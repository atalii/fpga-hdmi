==> flow/design.v <==
module tmds(
	input wire clk,
	input reg [7:0] din,
	output reg [9:0] encoded
);
	logic [8:0] q_m;
	logic [9:0] q_out;
	logic signed [31:0] n1, n0, n1q7, n0q7;
	logic signed [31:0] cnt = 0;
	function logic signed [31:0] countones(input logic [7:0] in);
		countones = 0;
		for (int i = 0; i < 7; i++) begin
			countones = countones + {30'b0, in[i]};
		end
	endfunction
	always @(posedge clk) begin
		n1 = countones(din);
		if (n1 > 4 || (n1 == 4 && din[0])) begin
			q_m[0] = din[0];
			q_m[1] = !(q_m[0] ^ din[1]);
			q_m[2] = !(q_m[1] ^ din[2]);
			q_m[3] = !(q_m[2] ^ din[3]);
			q_m[4] = !(q_m[3] ^ din[4]);
			q_m[5] = !(q_m[4] ^ din[5]);
			q_m[6] = !(q_m[5] ^ din[6]);
			q_m[7] = !(q_m[6] ^ din[7]);
			q_m[8] = 0;
		end else begin
			q_m[0] = din[0];
			q_m[1] = q_m[0] ^ din[1];
			q_m[2] = q_m[1] ^ din[2];
			q_m[3] = q_m[2] ^ din[3];
			q_m[4] = q_m[3] ^ din[4];
			q_m[5] = q_m[4] ^ din[5];
			q_m[6] = q_m[5] ^ din[6];
			q_m[7] = q_m[6] ^ din[7];
			q_m[8] = 1;
		end
		n1q7 = countones(q_m[7:0]);
		n0q7 = 8 - n1q7;
		if (cnt == 0 || n1q7 == n0q7) begin
			q_out[9] = ~q_m[8];
			q_out[8] = q_m[8];
			q_out[7:0] = q_m[8] ? q_m[7:0] : ~q_m[7:0];
			if (q_m[8] == 0) begin
				cnt = cnt + (n0q7 - n1q7);
			end else begin
				cnt = cnt + (n1q7 - n0q7);
			end
		end else begin
			if ((cnt > 0 && n1q7 > n0q7) || (cnt < 0 && n0q7 > n1q7)) begin
				q_out[9] = 1;
				q_out[8] = q_m[8];
				q_out[7:0] = ~q_m[7:0];
				cnt = cnt + 2 * q_m[8] + (n0q7 - n1q7);
			end else begin
				q_out[9] = 0;
				q_out[8] = q_m[8];
				q_out[7:0] = q_m[7:0];
				cnt = cnt - 2 * !q_m[8] + (n1q7 - n0q7);
			end
		end
		encoded = q_out;
	end
endmodule
---- From RTL to reports: tmds ----
What the tools print for tmds, step after step.
Lines are those of the file above, counted from 1.
Library cell names are shortened.
Not given: --
set-up
  top ..................................... tmds
  clock ................................... clk
  standard-cell library ................... sky130hd
  timing corner ........................... tt_025C_1v80

---- After elaboration ----
Source: Yosys, flattened and elaborated, memories not mapped. Widths are those after wreduce; folded enables and synchronous resets count as part of the registers. Registers that Yosys merges into a memory's read port (data or address) are not register bits. Print and check cells do not count.
operators by class
  add/subtract/negate cells ............... 23
  $mul .................................... 0
  divide/modulo/power cells ............... 0
  $lt $le $gt $ge ......................... 5
  eq/ne operators ......................... 2
  shift-type cells ........................ 0
  mux-type cells .......................... 16
  bitwise gates (word level) .............. 14
  reductions and logical operators ........ 15
operators by type and width
  cell                                                                       number
  32-bit 2-to-1 mux                                                          3
  32-bit adder                                                               2
  32-bit by 9-bit adder with 32-bit output                                   2
  8-bit by 8-bit subtractor with 9-bit output                                4
  32-bit by 1-bit greater-than comparator with 1-bit output with constant B  1
  32-bit by 1-bit < comparator with 1-bit output with constant B             1
  32-bit by 2-bit adder with 32-bit output                                   1
  32-bit by 2-bit subtractor with 32-bit output                              1
  32-bit zero test                                                           1
  8-bit 2-to-1 mux                                                           3
  8-bit greater-than comparator                                              2
  6-bit by 1-bit adder with 7-bit output                                     2
  1-bit XOR                                                                  13
  5-bit by 1-bit adder with 6-bit output                                     2
  4-bit by 1-bit adder with 5-bit output                                     2
  1-bit 2-to-1 mux                                                           10
  1-bit zero test                                                            8
  3-bit by 1-bit adder with 4-bit output                                     2
  4-bit by 7-bit subtractor with 8-bit output with constant A                1
  8-bit == test                                                              1
  8-bit inverter                                                             1
  7-bit by 3-bit greater-than comparator with 1-bit output with constant B   1
  7-bit by 3-bit == test with 1-bit output with constant B                   1
  2-bit by 1-bit adder with 3-bit output                                     2
  1-bit by 1-bit adder with 2-bit output                                     2
  1-bit logical AND                                                          3
  1-bit logical OR                                                           3
word-level totals
  register bits ........................... 42
  bits in latches ......................... 0
  bits in writable memories ............... 0
  memory bits (read-only) ................. 0
  word width x clocked read ports ......... 0
  memory cells ............................ 0
  input port bits ......................... 9
  output and inout bits ................... 10
  elaborated cells ........................ 77

---- Longest topological paths ----
Depth = most cells in a row (Yosys ltp): at word level without a register or memory, in the mapped netlist without a sequential cell, where the memories' decode and read muxes count.
depth
  depth in word-level cells ............... 22
  ABC_AREA ................................ 1
  depth in mapped cells ................... 39
  gate-level depth less buffers ........... 38

---- After synthesis ----
Yosys stat after the flow's synthesis: flattened, memories mapped to cells. It holds for the ABC_AREA given above (unset counts as 0); a run with the other value may have another netlist.
mapped netlist
  mapped cells ............................ 1900
  mapped area ............................. 10382.5 um2
  area of sequential cells ................ 850.8 um2
  flip-flop cells ......................... 42
  buffers ................................. 19
cell types
  type      number  total area (um2)
  nand2_1   622     2.33E+03
  ha_1      149     1.86E+03
  inv_1     345     1.29E+03
  nand3_1   166     830.797
  dfxtp_1   41      820.787
  nor2_1    190     713.184
  a21oi_1   127     635.61
  xor2_1    35      306.544
  fa_1      13      260.25
  o21ai_0   50      250.24
  nand4_1   32      200.192
  o21bai_1  15      112.608
  nor3_1    15      75.072
  nand3b_1  9       67.565
  xnor2_1   7       61.309
  nand2_2   9       56.304
  o211ai_1  5       37.536
  o21ai_1   7       35.034
Other cell types: 23; their cells: 63.

---- Path before layout ----
OpenSTA on the mapped netlist: ideal clock, no wires. The path of least setup slack (recovery checks aside). Input and output delay are each 20% of the period. Register names are those of the netlist, which keeps one name where synthesis merged equal registers.
timing path after synthesis
  path type ............................... input-to-reg
  from .................................... input din[0]
  to ...................................... register cnt[30]
  period .................................. 21900 ps
  input delay ............................. 4380 ps
  library setup time ...................... 113 ps
  time at the first pin ................... 4380 ps
  arrival ................................. 11973 ps
  required time ........................... 21787 ps
  slack ................................... 9815 ps
  path delay .............................. 7706 ps
  stages on the path ...................... 36
  path buffers ............................ 4
  period reached after synthesis .......... 12085 ps
"path delay" = arrival - input delay + setup time.
"stages on the path": output pins that drive a net of the path, with the launching flip-flop's if there is one; two outputs of one cell count as two.
"period reached after synthesis" is the clock period less the worst setup slack; recovery checks do not enter. This is arithmetic on one report: input and output delays are still those of the set period (20% each).
The rows between start and end are the longest chain of elaborated cells between them; the timing report does not say that the signal goes this way. Where chains are equally long, one stands for them.
A line is the first line of the expression or statement that the cell stems from. Yosys adds cells for indexed reads and writes and turns some case tables into memories.
At most two assigning lines are given for a register; there are more.
between the ends, after synthesis
  cells stage by stage .................... fa_1 -> inv_1 -> fa_1 -> inv_1 -> fa_1 -> fa_1 -> nor2_1 -> nand2_1 -> nand2_1 -> clkbuf_1 -> buf_2 -> xor2_1 -> fa_1 -> fa_1 -> fa_1 -> fa_1 -> nand3_2 -> buf_6 -> clkbuf_1 -> ha_1 -> inv_1 -> ha_1 -> inv_1 -> fa_1 -> inv_1 -> nand2_1 -> o21ai_0 -> nand2_1 -> nand3_1 -> nand2_1 -> nand2_1 -> nand2_1 -> nand3_1 -> nand2_1 -> nand2_1 -> nand2_1
  length of the longest elaborated chain .. 22
  elaborated cells on any way between the ends .. 62
  those cells by class .................... add/sub (23); compare (3); eq/ne (2); mux (10); logic (11); reduce/logical (13)
ends and longest elaborated chain, after synthesis
  element                                      line  text
  from (decl)                                  3     input reg [7:0] din,
  1-bit by 1-bit adder with 2-bit output       13    countones = countones + {30'b0, in[i]};
  2-bit by 1-bit adder with 3-bit output       13
  3-bit by 1-bit adder with 4-bit output       13
  4-bit by 1-bit adder with 5-bit output       13
  5-bit by 1-bit adder with 6-bit output       13
  6-bit by 1-bit adder with 7-bit output       13
  7-bit by 3-bit == test with 1-bit output     18    if (n1 > 4 || (n1 == 4 && din[0])) begin
  [... 8 more ...]                             --
  6-bit by 1-bit adder with 7-bit output       13
  4-bit by 7-bit subtractor with 8-bit output  40    n0q7 = 8 - n1q7;
  8-bit greater-than comparator                51    if ((cnt > 0 && n1q7 > n0q7) || (cnt < 0 && n0q7 > n1q7)) begin
  1-bit logical AND                            51
  1-bit logical OR                             51
  32-bit 2-to-1 mux                            51
  32-bit 2-to-1 mux                            41    if (cnt == 0 || n1q7 == n0q7) begin
  to (assign)                                  46    cnt = cnt + (n0q7 - n1q7);
  to (assign)                                  48    cnt = cnt + (n1q7 - n0q7);
  to (decl)                                    9     logic signed [31:0] cnt = 0;

---- Path in the finished layout ----
Path of least setup slack in the final report of run 1 (OpenROAD, finished layout, wires in). Where an end is a register, its clock arrival counts in the times.
The path's times are printed in steps of 10 ps; the period is the one set.
timing path post-layout
  path type ............................... input-to-reg
  from .................................... input din[0]
  to ...................................... register cnt[18]
  period .................................. 19600 ps
  input delay ............................. 3920 ps
  library setup time ...................... 50 ps
  time at the first pin ................... 3920 ps
  arrival ................................. 13000 ps
  required time ........................... 19860 ps
  slack ................................... 6860 ps
  stages on the path ...................... 34
  path buffers ............................ 2
The rows between start and end are the longest chain of elaborated cells between them; the timing report does not say that the signal goes this way. Where chains are equally long, one stands for them.
At most two assigning lines are given for a register; there are more.
between the ends, post-layout
  cells stage by stage .................... clkdlybuf4s50_1 -> fa_1 -> inv_1 -> fa_1 -> inv_1 -> fa_1 -> fa_1 -> nor2_1 -> nand2_1 -> nand2_2 -> xor2_1 -> fa_1 -> fa_1 -> fa_1 -> fa_1 -> ha_1 -> inv_2 -> ha_1 -> nor2_2 -> buf_4 -> nand2_2 -> nor2_1 -> nor2_1 -> ha_1 -> nand2_1 -> o21ai_0 -> nand2_1 -> nand3_1 -> nand2_1 -> nand2_1 -> nor2_1 -> o21ai_1 -> nand2_1 -> nand2_1
  length of the longest elaborated chain .. 22
  elaborated cells on any way between the ends .. 62
  those cells by class .................... add/sub (23); compare (3); eq/ne (2); mux (10); logic (11); reduce/logical (13)
ends and longest elaborated chain, post-layout
  element                                      line  text
  from (decl)                                  3     input reg [7:0] din,
  1-bit by 1-bit adder with 2-bit output       13    countones = countones + {30'b0, in[i]};
  2-bit by 1-bit adder with 3-bit output       13
  3-bit by 1-bit adder with 4-bit output       13
  4-bit by 1-bit adder with 5-bit output       13
  5-bit by 1-bit adder with 6-bit output       13
  6-bit by 1-bit adder with 7-bit output       13
  7-bit by 3-bit == test with 1-bit output     18    if (n1 > 4 || (n1 == 4 && din[0])) begin
  [... 8 more ...]                             --
  6-bit by 1-bit adder with 7-bit output       13
  4-bit by 7-bit subtractor with 8-bit output  40    n0q7 = 8 - n1q7;
  8-bit greater-than comparator                51    if ((cnt > 0 && n1q7 > n0q7) || (cnt < 0 && n0q7 > n1q7)) begin
  1-bit logical AND                            51
  1-bit logical OR                             51
  32-bit 2-to-1 mux                            51
  32-bit 2-to-1 mux                            41    if (cnt == 0 || n1q7 == n0q7) begin
  to (assign)                                  46    cnt = cnt + (n0q7 - n1q7);
  to (assign)                                  48    cnt = cnt + (n1q7 - n0q7);
  to (decl)                                    9     logic signed [31:0] cnt = 0;

# Flow runs of tmds

2 stored runs of tmds in the flow (synthesis by Yosys, layout by OpenROAD, sky130hd cells), in arbitrary order. Constraints: input delay and output delay 20% of the set period each, output load 0.01 pF.
"achieved period" = clock period - worst setup slack. The figure is calculated, with input and output delays left at 20% of the set period.
"time of the worst setup path": the worst setup path's part of the clock period (all of it between registers, 20% less for each end at a port) less its slack. A launch clock that arrives late makes it longer, a capture clock that arrives late makes it shorter.
"time of the worst setup path" is given in steps of 10 ps.

---- run 1 ----
settings
  period_ns = 19.6
  CORE_UTILIZATION = 48
  SETUP_SLACK_MARGIN = 3.75
  PLACE_DENSITY_LB_ADDON = 0.08
  CELL_PAD_IN_SITES_GLOBAL_PLACEMENT = 0
  ABC_AREA = 1
  GPL_ROUTABILITY_DRIVEN = 0
  CTS_CLUSTER_DIAMETER = 241
  SLEW_MARGIN = 30
  CAP_MARGIN = 20
  CORE_MARGIN = 2
results
  smallest hold slack ..................... 591 ps
  std-cell area (final layout) ............ 10986.8 um2
  achieved period ......................... 12736 ps
  total negative slack on setup checks .... 0 ps
  netlist area reported by Yosys .......... 10382.5 um2
  worst setup slack after layout .......... 6864 ps
  time of the worst setup path ............ 8820 ps
  critical path kind ...................... input-to-reg
  utilization after layout ................ 51.9 %
  full die area ........................... 22822.1 um2

---- run 2 ----
settings
  period_ns = 7.64
  CORE_UTILIZATION = 64
  SETUP_SLACK_MARGIN = 1.55
  CELL_PAD_IN_SITES_DETAIL_PLACEMENT = 1
  ABC_AREA = 1
  CAP_MARGIN = 35
  MIN_ROUTING_LAYER = met1
  MAX_ROUTING_LAYER = met4
  CORE_MARGIN = 2
  SLEW_MARGIN = 20
results
  no final report: placement broke off with DPL-0033
